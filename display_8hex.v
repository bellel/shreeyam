==> flow/design.v <==
`timescale 1ns / 1ps
module display_8hex(
    input clk,                  
    input [31:0] data,          
    output reg [6:0] seg,       
    output reg [7:0] strobe     
    );
    localparam bits = 13;
    reg [bits:0] counter = 0;   
    wire [6:0] segments[15:0];  
    assign segments[0]  = 7'b100_0000;
    assign segments[1]  = 7'b111_1001;
    assign segments[2]  = 7'b010_0100;
    assign segments[3]  = 7'b011_0000;
    assign segments[4]  = 7'b001_1001;
    assign segments[5]  = 7'b001_0010;
    assign segments[6]  = 7'b000_0010;
    assign segments[7]  = 7'b111_1000;
    assign segments[8]  = 7'b000_0000;
    assign segments[9]  = 7'b001_1000;
    assign segments[10] = 7'b000_1000;
    assign segments[11] = 7'b000_0011;
    assign segments[12] = 7'b010_0111;
    assign segments[13] = 7'b010_0001;
    assign segments[14] = 7'b000_0110;
    assign segments[15] = 7'b000_1110;
    always @(posedge clk) begin
      counter <= counter + 1;
      case (counter[bits:bits-2])
          3'b000: begin
                  seg <= segments[data[31:28]];
                  strobe <= 8'b0111_1111 ;
                 end
          3'b001: begin
                  seg <= segments[data[27:24]];
                  strobe <= 8'b1011_1111 ;
                 end
          3'b010: begin
                   seg <= segments[data[23:20]];
                   strobe <= 8'b1101_1111 ;
                  end
          3'b011: begin
                  seg <= segments[data[19:16]];
                  strobe <= 8'b1110_1111;        
                 end
          3'b100: begin
                  seg <= segments[data[15:12]];
                  strobe <= 8'b1111_0111;
                 end
          3'b101: begin
                  seg <= segments[data[11:8]];
                  strobe <= 8'b1111_1011;
                 end
          3'b110: begin
                   seg <= segments[data[7:4]];
                   strobe <= 8'b1111_1101;
                  end
          3'b111: begin
                  seg <= segments[data[3:0]];
                  strobe <= 8'b1111_1110;
                 end
       endcase
      end
endmodule
From RTL to reports: display_8hex. The steps from the RTL of display_8hex to its reports follow in flow order. Line numbers count from 1 in the design file above. Operators: Yosys type, input widths -> output width; for muxes data width and select width s. Cell names lack the library's common part. Not given: n/a

Design top: display_8hex. Clock port: clk. Cell library: sky130hd. Library corner: tt_025C_1v80.

After elaboration. Counts by Yosys on the flattened word-level netlist (proc, flatten, opt, wreduce; memories kept). Register bits leave out memories and registers merged into their read ports (data or address); mux counts leave out enables and synchronous resets folded into registers. Print and check cells are left out. Cells with the same type and inputs are merged into one.

Under input bits stands 33. The entry for register bits after elaboration reads 29. For elaborated cells the number is 150.

For equal/unequal tests the number is 127. For reductions and logical operators the number is 9. The figure for $add $sub $neg is 1. Under muxes and demuxes stands 10.

Operator list (number): $pmux 7 s16 (8); $eq 4x4->1 const B (64); $eq 4x3->1 const B (32); $eq 4x2->1 const B (16); $pmux 8 s8 (1); $pmux 7 s8 (1); $eq 4x1->1 const B (8); $logic_not 4->1 (8); $add 14x1->14 const B (1); $eq 3x3->1 const B (4); $eq 3x2->1 const B (2); $eq 3x1->1 const B (1); $logic_not 3->1 (1).

Longest topological paths. Longest topological path by Yosys (ltp), each cell counted once; first at word level (registers and memories cut), then after technology mapping (sequential cells cut; the memories' decode and read muxes count).

The figure for word-level depth is 3. The entry for ABC_AREA reads 0. Under depth in mapped cells stands 8. The entry for depth with buffers taken out reads 7.

After synthesis. Source: synth_stat.txt of the flow (Yosys; design flattened, memories mapped). It holds for the ABC_AREA given above (unset counts as 0); a run with the other value may have another netlist. The area totals of this step are shown rounded.

Cell types: dfxtp_1 (number 29, total area 580.557 um2); a21oi_1 (number 31, total area 155.149 um2); o21ai_0 (number 26, total area 130.125 um2); nor2_1 (number 34, total area 127.622 um2); nor2b_1 (number 17, total area 106.352 um2); nand2_1 (number 26, total area 97.594 um2); inv_1 (number 23, total area 86.333 um2); a221oi_1 (number 8, total area 70.067 um2); a2bb2oi_1 (number 8, total area 70.067 um2); a311oi_1 (number 8, total area 70.067 um2); nand3_1 (number 14, total area 70.067 um2); xnor2_1 (number 8, total area 70.067 um2); nand2b_1 (number 11, total area 68.816 um2); or3_1 (number 11, total area 68.816 um2); a211oi_1 (number 9, total area 67.565 um2); clkbuf_1 (number 16, total area 60.058 um2); buf_2 (number 10, total area 50.048 um2); o22ai_1 (number 8, total area 50.048 um2).

Not listed: further types 34, cells in them 72.

Flip-flop cells: 29. The entry for cells in the netlist reads 369. The entry for buffer cells reads 31. The figure for chip area (Yosys) is 2580 um2.

Path before layout. Source: OpenSTA report_checks on the synthesized netlist (no wires, ideal clock, input and output delay 20% of the period each), path of least setup slack; recovery checks are left aside. Register names are those of the netlist, which keeps one name where synthesis merged equal registers.

Path kind: in2reg. Start point: input data[8]. End point: register seg[1]. For clock period the number is 1.79 ns. Under launch time at the first pin stands 0.358 ns. Buffers on the path: 1. Path delay: 1.449 ns. Slack: -0.017 ns. The entry for required time reads 1.656 ns. The figure for driving pins on the path is 6. The entry for arrival reads 1.673 ns. For period reached after synthesis the number is 1.807 ns.

"path delay" = arrival - input delay + setup time. "driving pins on the path" counts driving pins, that of a launching flip-flop among them; a cell with two outputs on the path counts twice. "period reached after synthesis" = period - worst setup slack (recovery checks aside). The figure is calculated, with input and output delays left at 20% of the set period. Between the ends stands the longest chain of elaborated cells between them, by number of cells; it is not shown to be the way that was timed. Of several equally long chains one is given. Each line given opens the expression or statement behind the cell; cells for indexed reads and writes are added by Yosys, which also makes memories of some case tables. At most two assigning lines are given for a register; there are more.

Path through: buf_4 and2_4 o21ai_2 a21oi_1 or4_1 or4_1. The entry for cells in the longest elaborated chain reads 3.

Ends and longest elaborated chain, post-synthesis: start, declared (RTL line 4) `input [31:0] data,`; $eq 4x4->1 (RTL line 51) `seg <= segments[data[11:8]];`; $pmux 7 s16 (RTL line 51); $pmux 7 s8 (RTL line 29) `case (counter[bits:bits-2])`; end, assigned (RTL line 31) `seg <= segments[data[31:28]];`; end, assigned (RTL line 35) `seg <= segments[data[27:24]];`; end, declared (RTL line 5) `output reg [6:0] seg,`.

Wiki page: display_8hex / flow data

Settings of 2 stored flow runs for module display_8hex (sky130hd), not sorted in any way. The constraints put input and output delay at 20% of the set period each and load the outputs with 0.01 pF.

Files of run 1:
==> flow/run.sh <==
#!/bin/bash
# the make line also repeats the synthesis and layout settings of config.mk as NAME=value (left out here)
make -C /OpenROAD-flow-scripts/flow DESIGN_CONFIG=/design/flow/config.mk WORK_HOME=/design/flow/orfs CLKGATE_MAP_FILE= finish
==> flow/config.mk <==
export PLATFORM = sky130hd
export DESIGN_NAME = display_8hex
export DESIGN_NICKNAME = display_8hex
export VERILOG_FILES = /design/flow/design.v
export SDC_FILE = /design/flow/constraint.sdc
export NUM_CORES = 4
export LEC_CHECK = 0
export CAP_MARGIN = 15
export CELL_PAD_IN_SITES_DETAIL_PLACEMENT = 2
export CORE_MARGIN = 2
export CORE_UTILIZATION = 32
export CTS_CLUSTER_SIZE = 70
export GPL_TIMING_DRIVEN = 1
export MIN_ROUTING_LAYER = met2
export SETUP_SLACK_MARGIN = 0.22
export SLEW_MARGIN = 10
export TNS_END_PERCENT = 35
==> flow/constraint.sdc <==
create_clock -name core_clock -period 1.79 [get_ports {clk}]
set_input_delay 0.3580 -clock core_clock [delete_from_list [all_inputs] [get_ports {clk}]]
set_output_delay 0.3580 -clock core_clock [all_outputs]
set_load 0.01 [all_outputs]

Outcome of run 1: unfinished; error DPL-0033 in routing.

Files of run 2:
==> flow/run.sh <==
#!/bin/bash
# the make line also repeats the synthesis and layout settings of config.mk as NAME=value (left out here)
make -C /OpenROAD-flow-scripts/flow DESIGN_CONFIG=/design/flow/config.mk WORK_HOME=/design/flow/orfs CLKGATE_MAP_FILE= finish
==> flow/config.mk <==
export PLATFORM = sky130hd
export DESIGN_NAME = display_8hex
export DESIGN_NICKNAME = display_8hex
export VERILOG_FILES = /design/flow/design.v
export SDC_FILE = /design/flow/constraint.sdc
export NUM_CORES = 4
export LEC_CHECK = 0
export CAP_MARGIN = 25
export CELL_PAD_IN_SITES_GLOBAL_PLACEMENT = 2
export CORE_MARGIN = 2
export CORE_UTILIZATION = 48
export CTS_CLUSTER_DIAMETER = 136
export MAX_ROUTING_LAYER = met4
export MIN_ROUTING_LAYER = met1
export PLACE_DENSITY_LB_ADDON = 0.09
export SETUP_SLACK_MARGIN = -0.06
export SLEW_MARGIN = 20
export TNS_END_PERCENT = 60
==> flow/constraint.sdc <==
create_clock -name core_clock -period 3.06 [get_ports {clk}]
set_input_delay 0.6120 -clock core_clock [delete_from_list [all_inputs] [get_ports {clk}]]
set_output_delay 0.6120 -clock core_clock [all_outputs]
set_load 0.01 [all_outputs]

Outcome of run 2: unfinished; error FLW-0024 in placement.
