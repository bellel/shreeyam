==> flow/design.v <==
module debounce #(parameter DELAY=1000000)    
	        (input reset, clock, noisy,
	         output reg clean);
   reg [19:0] count;
   reg new;
   always @(posedge clock)
     if (reset)
       begin
	  count <= 0;
	  new <= noisy;
	  clean <= noisy;
       end
     else if (noisy != new)
       begin
	  new <= noisy;
	  count <= 0;
       end
     else if (count == DELAY)
       clean <= new;
     else
       count <= count+1;
endmodule
-- Reports on debounce
The steps from the RTL of debounce to its reports follow in flow order.
Lines are those of the file above, counted from 1.
Operators: Yosys type, input widths -> output width; for muxes data width and select width s.
The mark -- stands for no value.
- top module: debounce
- clock port: clock
- cell library: sky130hd
- timing corner: tt_025C_1v80

-- Word-level counts
Counts by Yosys on the flattened word-level netlist (proc, flatten, opt, wreduce; memories kept). Register bits leave out memories and registers merged into their read ports (data or address). Print and check cells are left out.
- bits in registers: 22
- elaborated cells at 16
- noted bits of input ports: 3
- noted output and inout bits: 1
- equal/unequal tests at 3
- noted multiplexer cells: 5
- reduce/logical cells at 4
- add/subtract/negate cells: 1
- operators with widths (cell ; count):
    $add 20x1->20 const B ; 1
    $eq 20x20->1 const B ; 1
    $mux 1 ; 5
    $reduce_bool 2->1 ; 2
    $ne 2x2->1 const B ; 1
    $reduce_and 2->1 ; 1
    $reduce_or 2->1 ; 1
    $ne 1x1->1 ; 1

-- Depth
Yosys ltp: most cells in a row. Word level: on the elaborated netlist, between registers, memories and ports. Mapped: between sequential cells and ports; inverters and the memories' decode and read muxes count.
- depth after elaboration at 4
- ABC_AREA at 0
- depth in mapped cells at 6
- noted mapped depth without buffers: 6

-- Mapped cells and area
The flow's flattened synthesis, as Yosys stat reports it; memories are mapped. The netlist is that of the ABC_AREA named above (0 if unset); the other value can give another one.
The area totals of this step are shown rounded.
- cell types (cell ; count):
    sky130_fd_sc_hd__dfxtp_1 ; 20
    sky130_fd_sc_hd__xnor2_1 ; 11
    sky130_fd_sc_hd__edfxtp_1 ; 2
    sky130_fd_sc_hd__nor2_1 ; 13
    sky130_fd_sc_hd__nand3_1 ; 9
    sky130_fd_sc_hd__a21oi_1 ; 7
    sky130_fd_sc_hd__inv_1 ; 8
    sky130_fd_sc_hd__nor3_1 ; 6
    sky130_fd_sc_hd__nor4b_1 ; 3
    sky130_fd_sc_hd__ha_1 ; 2
    sky130_fd_sc_hd__nor4_1 ; 4
    sky130_fd_sc_hd__o31ai_1 ; 3
    sky130_fd_sc_hd__or3_4 ; 2
    sky130_fd_sc_hd__or4_1 ; 3
    sky130_fd_sc_hd__and3_1 ; 3
    sky130_fd_sc_hd__nand2b_1 ; 3
    sky130_fd_sc_hd__xor2_1 ; 2
    sky130_fd_sc_hd__clkbuf_1 ; 4
Not listed: further types 14, cells in them 17.
- chip area (Yosys): 0.0011 mm²
- sequential part of the area at 0.00046 mm²
- noted mapped flip-flops: 22
- noted buffer cells: 4
- cells in the netlist at 122

-- Timing after synthesis
OpenSTA on the mapped netlist: ideal clock, no wires. The path of least setup slack (recovery checks aside). Input and output delay are each 20% of the period. Register names are those of the netlist, which keeps one name where synthesis merged equal registers.
- path kind: reg2reg
- start point: register count[0]
- end point: register clean
- noted launch time at the first pin: 0.000 ns
- driving pins on the path: 6
- noted setup time: 0.291 ns
- required time at 2.659 ns
- clock period: 2.95 ns
- arrival time: 1.592 ns
- delay of the path at 1.883 ns
- noted setup slack: 1.067 ns
- synthesis period reached: 1.883 ns
"delay of the path" = arrival - input delay + setup time.
"driving pins on the path": output pins that drive a net of the path, with the launching flip-flop's if there is one; two outputs of one cell count as two.
"synthesis period reached" is the clock period less the worst setup slack; recovery checks do not enter. This is arithmetic on one report: input and output delays are still those of the set period (20% each).
The rows between start and end are the longest chain of elaborated cells between them; the timing report does not say that the signal goes this way. Where chains are equally long, one stands for them.
A line is the first line of the expression or statement that the cell stems from. Yosys adds cells for indexed reads and writes and turns some case tables into memories.
A register here has more assigning lines than the two given.
The path ends at the enable pin of a flip-flop; only ways to that pin are counted.
- cells stage by stage: sky130_fd_sc_hd__dfxtp_1 > sky130_fd_sc_hd__inv_1 > sky130_fd_sc_hd__ha_1 > sky130_fd_sc_hd__or4b_1 > sky130_fd_sc_hd__nor4b_1 > sky130_fd_sc_hd__a31o_2
- length of the longest elaborated chain: 3
- RTL lines, path post-synthesis (item ; RTL line ; RTL):
    start, declared ; 4 ; reg [19:0] count;
    start, assigned ; 9 ; count <= 0;
    start, assigned ; 21 ; count <= count+1;
    $eq 20x20->1 ; 18 ; else if (count == DELAY)
    $reduce_bool 2->1 ; -- ;
    $reduce_and 2->1 ; -- ;
    end, assigned ; 11 ; clean <= noisy;
    end, assigned ; 19 ; clean <= new;
    end, declared ; 3 ; output reg clean);

-- Timing after layout
From the final timing report of stored run 1: the path of least setup slack in the routed layout; clock arrival at registers is part of the times.
- path kind: reg2reg
- start point: register count[0]
- end point: register count[2]
- noted setup time: 0.10 ns
- noted launch time at the first pin: 0.26 ns
- required time at 1.79 ns
- clock period: 1.63 ns
- arrival time: 2.02 ns
- noted setup slack: -0.24 ns
- driving pins on the path: 7
The rows between start and end are the longest chain of elaborated cells between them; the timing report does not say that the signal goes this way. Where chains are equally long, one stands for them.
A register here has more assigning lines than the two given.
- cells stage by stage: sky130_fd_sc_hd__dfxtp_2 > sky130_fd_sc_hd__inv_2 > sky130_fd_sc_hd__ha_1 > sky130_fd_sc_hd__or4b_4 > sky130_fd_sc_hd__or4b_4 > sky130_fd_sc_hd__o211ai_2 > sky130_fd_sc_hd__a21oi_1
- length of the longest elaborated chain: 1
- RTL lines, path post-layout (item ; RTL line ; RTL):
    start, declared ; 4 ; reg [19:0] count;
    start, assigned ; 9 ; count <= 0;
    start, assigned ; 21 ; count <= count+1;
    $add 20x1->20 ; 21 ;
    end, assigned ; 16 ; count <= 0;
    end, assigned ; 21 ;
    end, declared ; 4 ;

==> results <==
Measured results for debounce: 2 stored runs of the Yosys and OpenROAD flow on sky130hd. The settings differ; the order carries no meaning. The constraints put input and output delay at 20% of the set period each and load the outputs with 0.01 pF.
"reached clock period" means the clock period less the worst setup slack. The figure is calculated, with input and output delays left at 20% of the set period.
"time used up by the worst setup path" is the time allowed to the run's worst setup path (the clock period less input and output delay, where it has them) less its slack. Clock arrival times count: a late capture clock shortens it, a late launch clock lengthens it.
"total power after layout" is the tool's figure for a default switching activity; nothing was simulated.
Values from the reports are rounded here.

Stored run 1

==> flow/run.sh <==
#!/bin/bash
# the make line also repeats the synthesis and layout settings of config.mk as NAME=value (left out here)
make -C /OpenROAD-flow-scripts/flow DESIGN_CONFIG=/design/flow/config.mk WORK_HOME=/design/flow/orfs CLKGATE_MAP_FILE= finish
==> flow/config.mk <==
export PLATFORM = sky130hd
export DESIGN_NAME = debounce
export DESIGN_NICKNAME = debounce
export VERILOG_FILES = /design/flow/design.v
export SDC_FILE = /design/flow/constraint.sdc
export NUM_CORES = 4
export LEC_CHECK = 0
export CAP_MARGIN = 20
export CELL_PAD_IN_SITES_GLOBAL_PLACEMENT = 0
export CORE_ASPECT_RATIO = 1.99
export CORE_MARGIN = 7
export CORE_UTILIZATION = 21
export MAX_ROUTING_LAYER = met4
export MIN_ROUTING_LAYER = met1
export PLACE_DENSITY_LB_ADDON = 0.04
export SETUP_SLACK_MARGIN = 0.02
export SLEW_MARGIN = 20
==> flow/constraint.sdc <==
create_clock -name core_clock -period 1.63 [get_ports {clock}]
set_input_delay 0.3260 -clock core_clock [delete_from_list [all_inputs] [get_ports {clock}]]
set_output_delay 0.3260 -clock core_clock [all_outputs]
set_load 0.01 [all_outputs]

Measured in stored run 1:
- standard-cell area after layout: 0.0016 mm²
- noted the summed negative setup slack: -0.95 ns
- netlist area reported by Yosys at 0.0011 mm²
- worst setup slack after layout at -0.24 ns
- final design utilization: 32%
- reached clock period: 1.865 ns
- die outline area at 0.0075 mm²
- noted the time used up by the worst setup path: 1.87 ns
- critical path type: reg2reg
- total power after layout: 1000 µW
- worst hold slack in the final report: 0.49 ns

Stored run 2

==> flow/run.sh <==
#!/bin/bash
# the make line also repeats the synthesis and layout settings of config.mk as NAME=value (left out here)
make -C /OpenROAD-flow-scripts/flow DESIGN_CONFIG=/design/flow/config.mk WORK_HOME=/design/flow/orfs CLKGATE_MAP_FILE= finish
==> flow/config.mk <==
export PLATFORM = sky130hd
export DESIGN_NAME = debounce
export DESIGN_NICKNAME = debounce
export VERILOG_FILES = /design/flow/design.v
export SDC_FILE = /design/flow/constraint.sdc
export NUM_CORES = 4
export LEC_CHECK = 0
export ABC_AREA = 0
export CAP_MARGIN = 20
export CELL_PAD_IN_SITES_DETAIL_PLACEMENT = 0
export CORE_MARGIN = 2
export CORE_UTILIZATION = 44
export GPL_ROUTABILITY_DRIVEN = 0
export GPL_TIMING_DRIVEN = 1
export MAX_ROUTING_LAYER = met4
export MIN_ROUTING_LAYER = met1
export PLACE_DENSITY = 0.44
export SETUP_SLACK_MARGIN = -0.22
export SLEW_MARGIN = 25
export TNS_END_PERCENT = 75
==> flow/constraint.sdc <==
create_clock -name core_clock -period 2.23 [get_ports {clock}]
set_input_delay 0.4460 -clock core_clock [delete_from_list [all_inputs] [get_ports {clock}]]
set_output_delay 0.4460 -clock core_clock [all_outputs]
set_load 0.01 [all_outputs]

Measured in stored run 2:
- standard-cell area after layout: 0.0012 mm²
- noted the summed negative setup slack: 0.000 ns
- netlist area reported by Yosys at 0.0011 mm²
- worst setup slack after layout at 0.18 ns
- final design utilization: 50%
- reached clock period: 2.049 ns
- die outline area at 0.0029 mm²
- noted the time used up by the worst setup path: 2.05 ns
- critical path type: reg2reg
- total power after layout: 670 µW
- worst hold slack in the final report: 0.50 ns
